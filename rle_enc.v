==> flow/design.v <==
module rle_enc (clk, rst, rd_req , recv_ready ,send_ready, in_data , out_data, end_of_stream ,wr_req);
input clk,rst; 				 
input recv_ready,send_ready;		 
input [7:0] in_data;			 
input end_of_stream ;			 
output [23:0] out_data;			 
output rd_req,wr_req;			 
reg rd_reg,wr_reg;			 
reg [22:0] bit_count;			 
reg [3:0] shift_count;			 
reg value_type = 1'bx;				 
reg [7:0] shift_buf;			 
reg [3:0] state;
reg [3:0] next_state;
reg new_bitstream; 			
parameter INIT  = 4'b0000,REQUEST_INPUT = 4'b0001,WAIT_INPUT = 4'b0010,COUNT_BITS = 4'b0011,
SHIFT_BITS = 4'b0100,COUNT_DONE = 4'b0101,WAIT_OUTPUT = 4'b0110, RESET_COUNT = 4'b0111, READ_INPUT  = 4'b1000;
always @(state or recv_ready or send_ready or end_of_stream or bit_count or new_bitstream or shift_count) begin
	case(state)
		INIT: begin
			next_state = REQUEST_INPUT;
		end
		REQUEST_INPUT: begin
			if(recv_ready) next_state = WAIT_INPUT;
			else if(end_of_stream  && bit_count) next_state = COUNT_DONE;
			else next_state = REQUEST_INPUT;
		end
		WAIT_INPUT: next_state = READ_INPUT ;
		READ_INPUT : next_state = COUNT_BITS;
		COUNT_BITS: next_state = SHIFT_BITS;
		SHIFT_BITS:
		begin
			if(new_bitstream) next_state = COUNT_DONE;
			else begin
				if(shift_count == 7) next_state = REQUEST_INPUT;
				else next_state = COUNT_BITS;
			end
		end
		COUNT_DONE:
		begin
			if(send_ready) next_state = WAIT_OUTPUT ;
			else next_state = COUNT_DONE;
		end
		WAIT_OUTPUT : next_state = RESET_COUNT ;
		RESET_COUNT : begin
			if(end_of_stream ) next_state = INIT;
			else next_state = COUNT_BITS;
		end
		default: next_state = INIT;
	endcase
end
always @(posedge clk) begin
	if(rst) state <= INIT;
	else state <= next_state;
	case(state)
	INIT: begin
		bit_count = 23'b00000000000000000000000;
		shift_buf= 8'b00000000;	
		rd_reg=0;
		wr_reg=0;
		new_bitstream = 1;
    end
    REQUEST_INPUT: begin
       	rd_reg = 1;
       	shift_count = 4'b0000;
	end
	WAIT_INPUT: begin
      	rd_reg=0;
	end
	READ_INPUT : begin
      	shift_buf = in_data;
	end
	COUNT_BITS: begin
		if(new_bitstream) begin
        	new_bitstream=0;
		value_type = shift_buf[0];
		bit_count=1;
		end
		else begin
			if(shift_buf[0] == value_type) begin
				bit_count = bit_count + 1;
			end
			else begin
				new_bitstream=1;
			end
		end
	end
	SHIFT_BITS: begin
      	if(!new_bitstream) begin
			shift_buf = shift_buf >> 1;
			shift_count = shift_count + 1;
		end
	end
	COUNT_DONE: begin
      	wr_reg = 1;
	end
	WAIT_OUTPUT : begin
      	wr_reg=0;
	end
	RESET_COUNT : begin
      	bit_count = 23'b00000000000000000000000;
	end
	endcase
end
assign rd_req = rd_reg;
assign wr_req = wr_reg;
assign out_data[23] = value_type;
assign out_data[22:0] = bit_count[22:0];
endmodule
=== Tool chain data of rle_enc ===
Tool output for the design above, in the order of the flow.
Lines are those of the file above, counted from 1.
Operators carry their Yosys type and port widths (W data, S select, Z words).
Cell names lack the library's common part.
The mark - stands for no value.

* Top: rle_enc
* Clock: clk
* Library: sky130hd
* Timing corner: tt_025C_1v80

=== Word level ===
Counts by Yosys on the flattened word-level netlist (proc, flatten, opt, wreduce; memories kept). Register bits leave out memories and registers merged into their read ports (data or address). Print and check cells are left out. Cells with the same type and inputs are merged into one.

* Bits in registers: 43
* Input bits: 13
* Output and inout port bits: 26

* Add/sub/neg operators: 2
* Equality and inequality tests: 12
* Muxes and demuxes: 19
* Reductions and logical operators: 15

{| class="wikitable"
|+ Operators by type and width
! cell !! number
|-
| $pmux W23 S2 || 1
|-
| $mux W23 || 2
|-
| $pmux W4 S9 || 1
|-
| $pmux W8 S3 || 1
|-
| $logic_and A1 B23 Y1 || 1
|-
| $add A23 B1 Y23 const B || 1
|-
| $eq A4 B3 Y1 const B || 5
|-
| $reduce_bool A2 Y1 || 5
|-
| $mux W3 || 3
|-
| $reduce_and A2 Y1 || 4
|-
| $eq A4 B2 Y1 const B || 2
|-
| $pmux W4 S2 || 1
|-
| $mux W8 || 1
|-
| $reduce_or A2 Y1 || 3
|-
| $pmux W1 S2 || 3
|-
| $mux W2 || 3
|-
| $add A4 B1 Y4 const B || 1
|-
| $eq A4 B1 Y1 const B || 1
|-
| $eq A4 B4 Y1 const B || 1
|-
| $logic_not A4 Y1 || 1
|-
| $mux W4 || 1
|-
| $ne A3 B3 Y1 const B || 1
|-
| $reduce_bool A3 Y1 || 1
|-
| $ne A2 B2 Y1 const B || 1
|-
| $mux W1 || 2
|-
| $eq A1 B1 Y1 || 1
|}

=== Longest topological paths ===
Depth = most cells in a row (Yosys ltp): at word level without a register or memory, in the mapped netlist without a sequential cell, where the memories' decode and read muxes count.

* Depth after elaboration: 4
* ABC_AREA: 0
* Depth in mapped cells: 7

=== Mapped cells and area ===
Yosys stat after the flow's synthesis: flattened, memories mapped to cells. It holds for the ABC_AREA given above (unset counts as 0); a run with the other value may have another netlist.
Totals and module areas in this step are rounded.

{| class="wikitable"
|+ Cells by type
! type !! number
|-
| edfxtp_1 || 39
|-
| dfxtp_1 || 9
|-
| nor2_1 || 24
|-
| xor2_1 || 10
|-
| a21oi_1 || 14
|-
| a22o_1 || 7
|-
| inv_1 || 13
|-
| o31ai_1 || 6
|-
| or4_1 || 6
|-
| and4_1 || 5
|-
| nand4_1 || 7
|-
| xnor2_1 || 5
|-
| nand3_1 || 8
|-
| and2_1 || 6
|-
| ha_1 || 3
|-
| nor4_1 || 5
|-
| nand2_1 || 8
|-
| clkbuf_1 || 7
|}

Other cell types: 18; their cells: 34.

* Mapped cells: 216
* Cell area after synthesis: 2,400 sq um
* Sequential part of the area: 1,400 sq um
* Mapped flip-flops: 48
* Buffers: 12

=== Worst setup path after synthesis ===
Path of least setup slack by OpenSTA after synthesis, without wires, with an ideal clock, recovery checks aside; 20% of the period is set as input and as output delay. Where synthesis merged equal registers, the netlist keeps one of their names.

* Kind: register -> register
* Start: reg value_type
* End: reg bit_count[0]
* Period: 3,400 ps
* Setup time: 411 ps
* Launch time at the first pin: 0 ps
* Arrival: 1,790 ps
* Setup slack: 1,200 ps
* Delay of the path: 2,201 ps
* Stages: 4
* Period reached after synthesis: 2,200 ps

"delay of the path" = arrival - input delay + setup time.
"stages" counts driving pins, that of a launching flip-flop among them; a cell with two outputs on the path counts twice.
"period reached after synthesis" = period - worst setup slack (recovery checks aside). The figure is calculated, with input and output delays left at 20% of the set period.
The rows between start and end are the longest chain of elaborated cells between them; the timing report does not say that the signal goes this way. Where chains are equally long, one stands for them.
A line is the first line of the expression or statement that the cell stems from. Yosys adds cells for indexed reads and writes and turns some case tables into memories.
At most two assigning lines are given for a register; there are more.
Only ways into the end's enable, where the timed path ends, are counted here.

* Path through: edfxtp_1 -> xnor2_1 -> nor3_1 -> a21oi_1
* Cells in the longest elaborated chain: 3

{| class="wikitable"
|+ Ends and longest elaborated chain, post-synthesis
! what !! line !! source
|-
| start, declared || 11 || <nowiki>reg value_type = 1'bx;</nowiki>
|-
| start, assigned || 76 || <nowiki>value_type = shift_buf[0];</nowiki>
|-
| $eq A1 B1 Y1 || 80 || <nowiki>if(shift_buf[0] == value_type) begin</nowiki>
|-
| $ne A3 B3 Y1 || - ||
|-
| $reduce_and A2 Y1 || - ||
|-
| end, assigned || 77 || <nowiki>bit_count=1;</nowiki>
|-
| end, assigned || 81 || <nowiki>bit_count = bit_count + 1;</nowiki>
|-
| end, declared || 9 || <nowiki>reg [22:0] bit_count;</nowiki>
|}

=== Path in the finished layout ===
Path of least setup slack in the final report of run 1 (OpenROAD, finished layout, wires in). Where an end is a register, its clock arrival counts in the times.
The path's times are printed in steps of 10 ps; the period is the one set.

* Kind: register -> register
* Start: reg bit_count[2]
* End: reg bit_count[22]
* Period: 2,340 ps
* Setup time: 240 ps
* Launch time at the first pin: 290 ps
* Arrival: 2,070 ps
* Setup slack: 330 ps
* Stages: 5

The rows between start and end are the longest chain of elaborated cells between them; the timing report does not say that the signal goes this way. Where chains are equally long, one stands for them.
At most two assigning lines are given for a register; there are more.

* Path through: edfxtp_1 -> and4_1 -> nand4_4 -> nor4_1 -> mux2_2
* Cells in the longest elaborated chain: 4

{| class="wikitable"
|+ Ends and longest elaborated chain, post-layout
! what !! line !! source
|-
| start, declared || 9 || <nowiki>reg [22:0] bit_count;</nowiki>
|-
| start, assigned || 57 || <nowiki>bit_count = 23'b00000000000000000000000;</nowiki>
|-
| start, assigned || 81 || <nowiki>bit_count = bit_count + 1;</nowiki>
|-
| $add A23 B1 Y23 || 81 ||
|-
| $mux W23 || 80 || <nowiki>if(shift_buf[0] == value_type) begin</nowiki>
|-
| $mux W23 || 74 || <nowiki>if(new_bitstream) begin</nowiki>
|-
| $pmux W23 S2 || 55 || <nowiki>case(state)</nowiki>
|-
| end, assigned || 57 ||
|-
| end, assigned || 81 ||
|-
| end, declared || 9 ||
|}

Stored flow runs of rle_enc (2 of them; Yosys, OpenROAD, sky130hd). They differ in their settings and are not a sequence. Constraints: input delay and output delay 20% of the set period each, output load 0.01 pF.
Results are given in rounded form.

=== Run 1 ===
{| class="wikitable"
! Setting !! Value
|-
| period_ns || 2.34
|-
| SETUP_SLACK_MARGIN || 0.06
|-
| CAP_MARGIN || 20
|-
| CORE_MARGIN || 2
|-
| CORE_UTILIZATION || 40
|-
| SLEW_MARGIN || 20
|-
! Result !! Value
|-
| Sum of negative setup slack || 0 ps
|-
| Lowest setup slack || 330 ps
|-
| Total die area || 6,600 sq um
|-
| Synthesis area || 2,400 sq um
|-
| Area of the standard cells in the finished layout || 2,900 sq um
|}

=== Run 2 ===
{| class="wikitable"
! Setting !! Value
|-
| period_ns || 3.64
|-
| CORE_UTILIZATION || 34
|-
| SETUP_SLACK_MARGIN || 0.56
|-
| PLACE_DENSITY_LB_ADDON || 0.02
|-
| CELL_PAD_IN_SITES_GLOBAL_PLACEMENT || 1
|-
| CELL_PAD_IN_SITES_DETAIL_PLACEMENT || 2
|-
| GPL_ROUTABILITY_DRIVEN || 1
|-
| CTS_CLUSTER_SIZE || 66
|-
| CTS_CLUSTER_DIAMETER || 192
|-
| SLEW_MARGIN || 5
|-
| MAX_ROUTING_LAYER || met4
|-
| CAP_MARGIN || 20
|-
| CORE_MARGIN || 2
|-
! Result !! Value
|-
| Sum of negative setup slack || 0 ps
|-
| Lowest setup slack || 1,500 ps
|-
| Total die area || 7,700 sq um
|-
| Synthesis area || 2,400 sq um
|-
| Area of the standard cells in the finished layout || 2,900 sq um
|}
